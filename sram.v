==> flow/design.v <==
module SRAM(read, write, clk, reset, latch, dataEnable, csBar, oeBar, weBar);
	input read, write, clk, reset;
	output reg latch, dataEnable, csBar, oeBar, weBar;
	reg [1:0] currState;
	reg [1:0] readState;
	always @(posedge clk) begin
		if (reset) begin
			currState <= 0;
			readState <= 0;
			latch <= 0;
			csBar <= 1;
			oeBar <= 1;
			weBar <= 1;
			dataEnable <= 0; 
		end
		case(readState)
			0: begin
				latch <= 0;
				csBar <= 1;
				oeBar <= 1;
				weBar <= 1;
				dataEnable <= 0;
				if (read & ~write) begin
					readState <= 1;
					currState <= 0;
				end
				else if (write & ~read) begin
					readState <= 2;
					currState <= 0;
				end
			end
			1: begin
				case(currState)
					0: begin
						weBar <= 1;
						csBar <= 1;
						oeBar <= 1;
						latch <= 0;
						dataEnable <= 0;
						currState <= 1;
					end
					1: begin
						csBar <= 0;
						latch <= 1;
						currState <= 2;
					end
					2: begin
						oeBar <= 0;
						dataEnable <= 1;
						currState <= 0;
					end 
					default: begin
						currState <= 0;
					end 
				endcase	
			end
			2: begin
				case(currState)
					0: begin
						oeBar <= 1;
						csBar <= 1;
						latch <= 0;
						weBar <= 1;
						dataEnable <= 0;
						currState <= 1;
					end
					1: begin
						csBar <= 0;
						latch <= 1;
						currState <= 2;
					end
					2: begin
						weBar <= 0;
						currState <= 0;
					end 
					default: begin
						currState <= 0;
					end 
				endcase
			end
			default: begin
				readState <= 0;
				currState <= 0;
				latch <= 0;
				csBar <= 1;
				oeBar <= 1;
				weBar <= 1;
				dataEnable <= 0; 
			end
		endcase	
	end
endmodule
**Reports on SRAM**

Tool output for the design above, in the order of the flow.
Line numbers count from 1 in the design file above.
Operators: Yosys type, input widths -> output width; for muxes data width and select width s.
Cell names lack the library's common part.
A cell with n/a has no value.

- Top module: SRAM
- Clock: clk
- Standard-cell library: sky130hd
- Timing corner: tt_025C_1v80

**After elaboration**

Source: Yosys, flattened and elaborated, memories not mapped. Widths are those after wreduce. Registers that Yosys merges into a memory's read port (data or address) are not register bits. Print and check cells do not count. Equal cells are merged and count once.

- Equal/unequal tests: 5
- Mux-type cells: 25
- Bitwise operators: 4
- Reduce/logical cells: 4

Operators by type and width:

| operator | count |
|---|---|
| $pmux 1 s2 | 8 |
| $pmux 2 s2 | 3 |
| $mux 2 | 6 |
| $mux 1 | 8 |
| $eq 2x1->1 const B | 2 |
| $eq 2x2->1 const B | 2 |
| $logic_not 2->1 | 2 |
| $ne 4x4->1 const B | 1 |
| $reduce_bool 3->1 | 1 |
| $and 1x1->1 | 2 |
| $not 1->1 | 2 |
| $reduce_or 2->1 | 1 |

- Register bits after elaboration: 9
- Input bits: 4
- Output and inout bits: 5
- Cells after elaboration: 45

**Longest topological paths**

Depth = most cells in a row (Yosys ltp): at word level without a register or memory, in the mapped netlist without a sequential cell, where the memories' decode and read muxes count.

- Depth after elaboration: 5
- ABC_AREA: 0
- Mapped depth: 6
- Depth with buffers taken out: 5

**Netlist**

The flow's flattened synthesis, as Yosys stat reports it; memories are mapped. The netlist is that of the ABC_AREA named above (0 if unset); the other value can give another one.
The area totals of this step are shown rounded.

- Cell count: 52
- Synthesis area: 0.000507 mm2
- Flip-flop cells: 10
- Buffers: 1

Cells by type:

| type | count | area in all (um2) |
|---|---|---|
| dfxtp_1 | 10 | 200.192 |
| ha_1 | 5 | 62.56 |
| o32a_1 | 2 | 20.019 |
| inv_1 | 5 | 18.768 |
| a22o_1 | 2 | 17.517 |
| a2111oi_2 | 1 | 15.014 |
| a21oi_1 | 3 | 15.014 |
| o211ai_1 | 2 | 15.014 |
| o21a_1 | 2 | 15.014 |
| o21ai_0 | 3 | 15.014 |
| and2_1 | 2 | 12.512 |
| nand2b_1 | 2 | 12.512 |
| nor2b_1 | 2 | 12.512 |
| nor4_2 | 1 | 12.512 |
| nand2_1 | 3 | 11.261 |
| a221oi_1 | 1 | 8.758 |
| and2b_2 | 1 | 8.758 |
| nand2b_2 | 1 | 8.758 |

Not listed: further types 4, cells in them 4.

**Timing after synthesis**

Path of least setup slack by OpenSTA after synthesis, without wires, with an ideal clock, recovery checks aside; 20% of the period is set as input and as output delay. Where synthesis merged equal registers, the netlist keeps one of their names.

- Path kind: register -> register
- Start point: register readState[0]
- End point: register readState[1]
- Period: 1.45 ns
- Launch time at the first pin: 0.000 ns
- Data arrival time: 1.304 ns
- Setup slack: 0.018 ns
- Delay of the path: 1.432 ns
- Stages on the path: 7
- Path buffers: 1
- Synthesis period reached: 1.432 ns

"delay of the path" is the arrival time less input delay plus setup time.
"stages on the path": output pins that drive a net of the path, with the launching flip-flop's if there is one; two outputs of one cell count as two.
"synthesis period reached" is the clock period less the worst setup slack; recovery checks do not enter. This is arithmetic on one report: input and output delays are still those of the set period (20% each).
Between the ends stands the longest chain of elaborated cells between them, by number of cells; it is not shown to be the way that was timed. Of several equally long chains one is given.
A line is the first line of the expression or statement that the cell stems from. Yosys adds cells for indexed reads and writes and turns some case tables into memories.
A register here has more assigning lines than the two given.

- Path through: dfxtp_1 inv_1 ha_1 buf_4 and2b_2 a21oi_1 a2111oi_2
- Cells in the longest elaborated chain: 3

RTL lines, path post-synthesis:

| element | line | text |
|---|---|---|
| from (decl) | 5 | `reg [1:0] readState;` |
| from (assign) | 9 | `readState <= 0;` |
| from (assign) | 24 | `readState <= 1;` |
| $eq 2x2->1 | 16 | `case(readState)` |
| $reduce_or 2->1 | n/a |  |
| $pmux 2 s2 | 16 |  |
| to (assign) | 9 |  |
| to (assign) | 24 |  |
| to (decl) | 5 |  |

**Worst path after layout**

Path of least setup slack in the final report of stored run 2 (OpenROAD, finished layout, wires in). Where an end is a register, its clock arrival counts in the times.

- Path kind: register -> register
- Start point: register readState[1]
- End point: register weBar
- Period: 1.25 ns
- Launch time at the first pin: 0.26 ns
- Data arrival time: 1.44 ns
- Setup slack: -0.05 ns
- Stages on the path: 6
- Path buffers: 0

Between the ends stands the longest chain of elaborated cells between them, by number of cells; it is not shown to be the way that was timed. Of several equally long chains one is given.
A register here has more assigning lines than the two given.

- Path through: dfxtp_4 inv_4 ha_4 and2b_2 nand2b_4 o32a_1
- Cells in the longest elaborated chain: 2

RTL lines, path post-layout:

| element | line | text |
|---|---|---|
| from (decl) | 5 | `reg [1:0] readState;` |
| from (assign) | 9 | `readState <= 0;` |
| from (assign) | 24 | `readState <= 1;` |
| $eq 2x2->1 | 16 | `case(readState)` |
| $pmux 1 s2 | 16 |  |
| to (assign) | 13 | `weBar <= 1;` |
| to (assign) | 21 | `weBar <= 1;` |
| to (decl) | 3 | `output reg latch, dataEnable, csBar, oeBar, weBar;` |

# Flow runs of SRAM

SRAM through Yosys and OpenROAD on sky130hd: 2 stored runs, unordered, with their settings and measured results. The constraints put input and output delay at 20% of the set period each and load the outputs with 0.01 pF.
By "clock period achieved" is meant the clock period of the run minus its worst setup slack. This is arithmetic on one report: input and output delays are still those of the set period (20% each).
By "allowed time less slack (worst setup path)" is meant the share of the clock period that the worst setup path is allowed (20% is reserved at inputs, 20% at outputs), minus its slack. Clock arrival times at its registers enter into it.
"total power of the final layout" rests on the timing tool's default activity at the inputs, not on a simulated workload.
The measured numbers are rounded.
A setting shown as n/a is not set for that run.
A result given as n/a is not shown for that run.

| name | stored run 1 | stored run 2 |
|---|---|---|
| period_ns | 0.985 | 1.25 |
| CORE_UTILIZATION | 32 | 40 |
| SETUP_SLACK_MARGIN | 0.17 | n/a |
| PLACE_DENSITY_LB_ADDON | 0.17 | n/a |
| CORE_ASPECT_RATIO | 0.53 | n/a |
| CELL_PAD_IN_SITES_DETAIL_PLACEMENT | 1 | n/a |
| TNS_END_PERCENT | 80 | n/a |
| ABC_AREA | 1 | n/a |
| GPL_TIMING_DRIVEN | 0 | n/a |
| GPL_ROUTABILITY_DRIVEN | 1 | n/a |
| CTS_CLUSTER_SIZE | 22 | n/a |
| CAP_MARGIN | 20 | 20 |
| CORE_MARGIN | 2 | 2 |
| SLEW_MARGIN | 20 | 20 |
| lowest hold slack (ns) | n/a | 0.460 |
| standard-cell area of the final layout (mm2) | n/a | 0.000672 |
| setup slack of the critical path (ns) | n/a | -0.050 |
| netlist area reported by Yosys (mm2) | n/a | 0.000507 |
| allowed time less slack (worst setup path) (ns) | n/a | 1.30 |
| worst path kind | n/a | register -> register |
| total power of the final layout (mW) | n/a | 1.31 |
| area inside the die boundary (mm2) | n/a | 0.00157 |
| post-route setup TNS (ns) | n/a | -0.133 |
| final design utilization | n/a | 0.589 |
| clock period achieved (ns) | n/a | 1.300 |

Stored run 1: not finished: floorplanning ended with error PDN-0185
